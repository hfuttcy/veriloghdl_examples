==> flow/design.v <==
module EEPROM_WR(SDA,SCL,ACK,RESET,CLK,WR,RD,ADDR,DATA);
output SCL;
output ACK; 
input RESET;
input CLK;
input WR,RD; 
input [10:0] ADDR;  
inout SDA;  
inout [7:0] DATA;  
reg ACK;
reg SCL;
reg WF,RF;
reg FF;  
reg [1:0] head_buf;  
reg [1:0] stop_buf;  
reg [7:0] sh8out_buf;  
reg [8:0] sh8out_state;  
reg [9:0] sh8in_state;  
reg [2:0] head_state;  
reg [2:0] stop_state;
reg [10:0] main_state;
reg [7:0] data_from_rm;  
reg link_sda;  
reg link_read;  
reg link_head;  
reg link_write;  
reg link_stop;   
wire sda1, sda2, sda3, sda4;  
assign sda1 = (link_head)? head_buf[1] : 1'b0;
assign sda2 = (link_write)? sh8out_buf[7] : 1'b0;
assign sda3 = (link_stop)? stop_buf[1] : 1'b0;
assign sda4 = (sda1 || sda2 || sda3);
assign SDA = (link_sda)? sda4 : 1'bz;  
assign DATA = (link_read)? data_from_rm : 8'bzz;
parameter Idle = 11'b0000_0000_001;
parameter Ready = 11'b0000_0000_010;
parameter Write_start = 11'b0000_0000_100;
parameter Ctrl_write = 11'b0000_0001_000;
parameter Addr_write = 11'b0000_0010_000;
parameter Data_write = 11'b0000_0100_000;
parameter Read_start = 11'b0000_1000_000;
parameter Ctrl_read = 11'b0001_0000_000;
parameter Data_read = 11'b0010_0000_000;
parameter Stop = 11'b0100_0000_000;
parameter Ackn = 11'b1000_0000_000;
parameter sh8out_bit7 = 9'b0000_0000_1;
parameter sh8out_bit6 = 9'b0000_0001_0;
parameter sh8out_bit5 = 9'b0000_0010_0;
parameter sh8out_bit4 = 9'b0000_0100_0;
parameter sh8out_bit3 = 9'b0000_1000_0;
parameter sh8out_bit2 = 9'b0001_0000_0;
parameter sh8out_bit1 = 9'b0010_0000_0;
parameter sh8out_bit0 = 9'b0100_0000_0;
parameter sh8out_end = 9'b1000_0000_0;
parameter sh8in_begin = 10'b0000_0000_01;
parameter sh8in_bit7 = 10'b0000_0000_10;
parameter sh8in_bit6 = 10'b0000_0001_00;
parameter sh8in_bit5 = 10'b0000_0010_00;
parameter sh8in_bit4 = 10'b0000_0100_00;
parameter sh8in_bit3 = 10'b0000_1000_00;
parameter sh8in_bit2 = 10'b0001_0000_00;
parameter sh8in_bit1 = 10'b0010_0000_00;
parameter sh8in_bit0 = 10'b0100_0000_00;
parameter sh8in_end = 10'b1000_0000_00;
parameter head_begin = 3'b001;
parameter head_bit = 3'b010;
parameter head_end = 3'b100;
parameter stop_begin = 3'b001;
parameter stop_bit = 3'b010;
parameter stop_end = 3'b100;
parameter YES = 1;
parameter NO = 0;
always@(negedge CLK)  
    if(RESET)
        SCL <= 0;
    else 
        SCL <= ~SCL;
always@(posedge CLK)
    if(RESET)
    begin
        link_read <= NO;  
        link_write <= NO; 
        link_head <= NO;
        link_stop <= NO;
        link_sda <= NO;
        ACK = 0;
        RF <= 0;
        WF <=0;
        FF <= 0;
        main_state <= Idle;
    end
    else
    begin
        casex(main_state)
            Idle:
            begin
                link_read <= NO;
                link_write <= NO;
                link_head <= NO;
                link_stop <= NO;
                link_sda <= NO;
                if(WR)  
                begin
                    WF <= 1;
                    main_state <= Ready;
                end
                else if(RD)
                begin
                    RF <= 1;
                    main_state <= Ready;
                end
                else
                begin
                    WF <= 0;
                    RF <= 0;
                    main_state <= Idle;
                end
            end
            Ready:  
            begin
                link_read <= NO;  
                link_write <= NO;
                link_head <= YES;  
                link_stop <= NO;
                link_sda <= YES;  
                head_buf[1:0] <= 2'b10;
                stop_buf[1:0] <= 2'b01;
                head_state <= head_begin; 
                FF <= 0;  
                ACK <= 0;
                main_state <= Write_start;
                end
            Write_start:  
                if(FF == 0)
                    shift_head;  
                else  
                begin
                    sh8out_buf[7:0] <= {1'b1, 1'b0, 1'b1, 1'b0, ADDR[10:8],1'b0};  
                    link_head <= NO;
                    link_write <= YES;  
                    FF <= 0;
                    sh8out_state <= sh8out_bit6;  
                    main_state <= Ctrl_write;
                end
            Ctrl_write:
                if(FF == 0)
                    shift8_out;  
                else
                    begin
                        sh8out_state <= sh8out_bit7;  
                        sh8out_buf[7:0] <= ADDR[7:0];  
                        FF <= 0;
                        main_state <= Addr_write;
                    end
            Addr_write:
                if(FF == 0)
                    shift8_out;  
                else
                begin
                    FF <= 0;
                    if(WF)  
                    begin
                        sh8out_state <= sh8out_bit7;
                        sh8out_buf[7:0] <= DATA;
                        main_state <= Data_write;
                    end
                    if(RF)  
                    begin
                        head_buf <= 2'b10;
                        head_state <= head_begin;  
                        main_state <= Read_start;
                    end
                end
                Data_write:
                    if(FF == 0)
                        shift8_out; 
                    else begin
                        stop_state <= stop_begin;
                        main_state <= Stop;
                        link_write <= NO;  
                        FF <= 0;
                    end
                Read_start:
                    if(FF == 0)
                        shift_head;
                    else begin
                        sh8out_buf <= {1'b1,1'b0,1'b1,1'b0,ADDR[10:8],1'b1};  
                        link_head <= NO; 
                        link_sda <= YES;
                        link_write <= YES;  
                        FF <= 0;
                        sh8out_state <= sh8out_bit6;  
                        main_state <= Ctrl_read;
                    end
                Ctrl_read:  
                    if(FF == 0)
                        shift8_out; 
                    else begin
                        link_sda <= NO;  
                        link_write <= NO;
                        FF <= 0;
                        sh8in_state <= sh8in_begin;
                        main_state <= Data_read;
                    end
                Data_read:
                    if(FF == 0)
                        shift8in;  
                    else begin
                        link_stop <= YES;  
                        link_sda <= YES;  
                        stop_state <= stop_bit;  
                        FF <= 0;
                        main_state <= Stop;
                    end
                Stop:
                    if(FF == 0)
                        shift_stop;
                    else
                    begin
                        ACK <= 1;  
                        FF <= 0;
                        main_state <= Ackn;
                    end
				Ackn:
					begin
					ACK <= 0;
					WF <= 0;
					RF <= 0;
					main_state <= Idle;
					end
                default: main_state <= Idle;
                endcase
            end
task shift8in;  
    begin
        casex(sh8in_state)
            sh8in_begin:
                sh8in_state <= sh8in_bit7;
        sh8in_bit7: if(SCL)
        begin
            data_from_rm[7] <= SDA;
            sh8in_state <= sh8in_bit6;
        end
        else
            sh8in_state <= sh8in_bit7;
        sh8in_bit6:
            if(SCL)
            begin
                data_from_rm[6] <= SDA;
                    sh8in_state <= sh8in_bit5;
            end
        else
            sh8in_state <= sh8in_bit6;
        sh8in_bit5:
            if(SCL)
            begin
                data_from_rm[5] <= SDA;
                    sh8in_state <= sh8in_bit4;
            end
        else
            sh8in_state <= sh8in_bit5;
        sh8in_bit4:
            if(SCL)
            begin
                data_from_rm[4] <= SDA;
                    sh8in_state <= sh8in_bit3;
            end
        else
            sh8in_state <= sh8in_bit4;
        sh8in_bit3:
            if(SCL)
            begin
                data_from_rm[3] <= SDA;
                    sh8in_state <= sh8in_bit2;
            end
        else
            sh8in_state <= sh8in_bit3;
        sh8in_bit2:
            if(SCL)
            begin
                data_from_rm[2] <= SDA;
                    sh8in_state <= sh8in_bit1;
            end
        else
            sh8in_state <= sh8in_bit2;
        sh8in_bit1:
            if(SCL)
            begin
                data_from_rm[1] <= SDA;
                    sh8in_state <= sh8in_bit0;
            end
        else
            sh8in_state <= sh8in_bit1;
        sh8in_bit0:
            if(SCL)
            begin
                data_from_rm[0] <= SDA;
                    sh8in_state <= sh8in_end;
            end
        else
            sh8in_state <= sh8in_bit0;
        sh8in_end:
            if(SCL)
            begin
                link_read <= YES;  
                FF  <= 1;
                sh8in_state <= sh8in_bit7; 
            end
            else
                sh8in_state <= sh8in_end;
            default: begin
                link_read <= NO;
                sh8in_state <= sh8in_bit7;
            end
        endcase
        end
    endtask
task shift8_out;
    begin
        casex(sh8out_state)
            sh8out_bit7:
                if(! SCL)
                begin
                    link_sda <= YES;
                    link_write <= YES;
                    sh8out_state <= sh8out_bit6;
                end
                else
                    sh8out_state <= sh8out_bit7;
            sh8out_bit6:
                if( !SCL)
                begin
                    link_sda <= YES;
                    link_write <= YES;
                    sh8out_state <= sh8out_bit5;
                    sh8out_buf <= sh8out_buf << 1;
                end
                else
                    sh8out_state <= sh8out_bit6;
            sh8out_bit5:
                if(! SCL)
                begin
                    sh8out_state <= sh8out_bit4;
                    sh8out_buf <= sh8out_buf << 1;
                end
                else
                    sh8out_state <= sh8out_bit5;
            sh8out_bit4:
                if(! SCL)
                begin
                    sh8out_state <= sh8out_bit3;
                    sh8out_buf <= sh8out_buf << 1;
                end
                else
                    sh8out_state <= sh8out_bit4;
            sh8out_bit3:
                if(! SCL)
                begin
                    sh8out_state <= sh8out_bit2;
                    sh8out_buf <= sh8out_buf << 1;
                end
                else
                    sh8out_state <= sh8out_bit3;
            sh8out_bit2:
                if(! SCL)
                begin
                    sh8out_state <= sh8out_bit1;
                    sh8out_buf <= sh8out_buf << 1;
                end
                else
                    sh8out_state <= sh8out_bit2;
            sh8out_bit1:
                if(! SCL)
                begin
                    sh8out_state <= sh8out_bit0;
                    sh8out_buf <= sh8out_buf << 1;
                end
                else
                    sh8out_state <= sh8out_bit1;
            sh8out_bit0:
                if(! SCL)
                begin
                    sh8out_state <= sh8out_end;
                    sh8out_buf <= sh8out_buf << 1;
                end
                else
                    sh8out_state <= sh8out_bit0;
            sh8out_end:
                if(! SCL)
                begin
                    link_sda <= NO;
                    link_write <= NO;
                    FF <= 1;
                end
                else
                    sh8out_state <= sh8out_end;
            endcase
        end
    endtask
task shift_head;
    begin
        casex(head_state)
            head_begin:
                if(! SCL)
                begin
                head_state <= head_bit;
                link_write <= NO;
                link_head <= YES;
                link_sda <= YES;
            end
            else
                head_state <= head_begin;
            head_bit:
                if(SCL)
                begin
                    FF <= 1;
                    head_buf <= head_buf << 1;
					head_state <= head_begin;
                end
                else
                    head_state <= head_bit;
                endcase
            end
        endtask
task shift_stop;
    begin
        casex(stop_state)
            stop_begin: if(!SCL)
        begin
            link_sda <= YES;
            link_write <= NO;
            link_stop <= YES;
            stop_state <= stop_bit;
        end
        else
            stop_state <= stop_begin;
        stop_bit:
            if(SCL)
            begin
                stop_buf <= stop_buf << 1;
                stop_state <= stop_end;
            end
            else
                stop_state <= stop_bit;
        stop_end: if(!SCL)
        begin
            link_head <= NO;
            link_stop <= NO;
            link_sda <= NO;
            FF <= 1;
        end
        else
            stop_state <= stop_end;
    endcase
end
endtask
endmodule
From RTL to reports: EEPROM_WR --
Tool output for the design above, in the order of the flow. Line numbers count from 1 in the design file above. Operators: Yosys type, input widths -> output width; for muxes data width and select width s. Library cell names are shortened. The mark n/a stands for no value.
Set-up: top module EEPROM_WR, clock input CLK, cell library sky130hd, timing corner tt_025C_1v80

Elaborated design --
Counts by Yosys on the flattened word-level netlist (proc, flatten, opt, wreduce; memories kept). Register bits leave out memories and registers merged into their read ports (data or address). Print and check cells are left out.
Storage and ports: register bits after elaboration 66, input bits 15, output and inout bits 11, cells after elaboration 286
Operators by class: equality and inequality tests 74, muxes and demuxes 132, bitwise logic cells 3, reductions and logical operators 51
Operators by type and width (count):
- $pmux 11 s9 | 1
- $mux 11 | 9
- $pmux 10 s9 | 1
- $mux 8 | 11
- $pmux 9 s9 | 1
- $mux 9 | 8
- $reduce_and 5->1 | 11
- $ne 2x2->1 const B | 23
- $mux 1 | 44
- $pmux 8 s5 | 1
- $mux 10 | 4
- $pmux 9 s4 | 1
- $mux 3 | 11
- $reduce_and 6->1 | 5
- $pmux 3 s3 | 3
- $ne 3x3->1 const B | 8
- $mux 2 | 12
- $pmux 10 s2 | 1
- $pmux 1 s2 | 9
- $reduce_or 2->1 | 8
- $reduce_and 7->1 | 2
- $mux 7 | 2
- $mux 6 | 2
- $eq 11x1->1 const B | 1
- $eq 11x10->1 const B | 1
- $eq 11x11->1 const B | 1
- $eq 11x2->1 const B | 1
- $eq 11x3->1 const B | 1
Other operator kinds: 57; their cells: 77.

Depth --
Longest topological path by Yosys (ltp), each cell counted once; first at word level (registers and memories cut), then after technology mapping (sequential cells cut; the memories' decode and read muxes count).
Logic depth: depth after elaboration 5, ABC_AREA 0, gate-level depth with buffers 7, gate-level depth less buffers 5

After synthesis --
Source: synth_stat.txt of the flow (Yosys; design flattened, memories mapped). It holds for the ABC_AREA given above (unset counts as 0); a run with the other value may have another netlist. The area totals of this step are shown rounded.
Cells by type:
- dfxtp_1 | count 43, total area 860.826 µm²
- edfxtp_1 | count 19, total area 570.547 µm²
- a21oi_1 | count 22, total area 110.106 µm²
- mux2i_1 | count 10, total area 100.096 µm²
- nor2_1 | count 24, total area 90.086 µm²
- o21ai_0 | count 18, total area 90.086 µm²
- a22o_1 | count 10, total area 87.584 µm²
- a21o_1 | count 9, total area 67.565 µm²
- and2_1 | count 10, total area 62.56 µm²
- a22oi_1 | count 8, total area 60.058 µm²
- nand2b_1 | count 9, total area 56.304 µm²
- nand2_1 | count 14, total area 52.55 µm²
- nor3_1 | count 8, total area 40.038 µm²
- clkbuf_1 | count 10, total area 37.536 µm²
- buf_2 | count 7, total area 35.034 µm²
- o221ai_1 | count 4, total area 35.034 µm²
- buf_6 | count 3, total area 33.782 µm²
- o22ai_1 | count 5, total area 31.28 µm²
Other cell types: 41; their cells: 69.
Synthesis totals: standard cells after synthesis 302, chip area (Yosys) 2922 µm², sequential part of the area 1431 µm², mapped flip-flops 62, buffer cells 22

==> results <==
Flow measurements of EEPROM_WR on sky130hd: 2 stored runs with different settings, listed in no order. Input and output delays are each 20% of the period that was set; the output load is 0.01 pF.
"power consumption" rests on the timing tool's default activity at the inputs, not on a simulated workload.
Results are given in rounded form.

* Entry A | settings: period_ns 5.33; CORE_UTILIZATION 43; PLACE_DENSITY_LB_ADDON 0.28; CORE_MARGIN 4; CELL_PAD_IN_SITES_DETAIL_PLACEMENT 2; TNS_END_PERCENT 45; GPL_TIMING_DRIVEN 0; GPL_ROUTABILITY_DRIVEN 1; CTS_CLUSTER_SIZE 77; CTS_CLUSTER_DIAMETER 103; SLEW_MARGIN 10; CAP_MARGIN 20 | results: setup slack of the critical path 0.046 ns; total negative slack 0.000 ns; power consumption 1169 uW; standard-cell area after routing 3390 µm²; overall die area 8177 µm²; chip area in the Yosys report 2922 µm²; final design utilization 52.5 %; smallest hold slack 0.460 ns
* Entry B | settings: period_ns 3.86; CORE_UTILIZATION 32; SETUP_SLACK_MARGIN 0.12; PLACE_DENSITY_LB_ADDON 0.24; CELL_PAD_IN_SITES_DETAIL_PLACEMENT 1; TNS_END_PERCENT 80; ABC_AREA 0; GPL_TIMING_DRIVEN 0; CTS_CLUSTER_DIAMETER 333; SLEW_MARGIN 5; MIN_ROUTING_LAYER met2; CAP_MARGIN 20; CORE_MARGIN 2 | results: setup slack of the critical path 0.131 ns; total negative slack 0.000 ns; power consumption 1501 uW; standard-cell area after routing 3427 µm²; overall die area 9910 µm²; chip area in the Yosys report 2922 µm²; final design utilization 38.9 %; smallest hold slack 0.445 ns
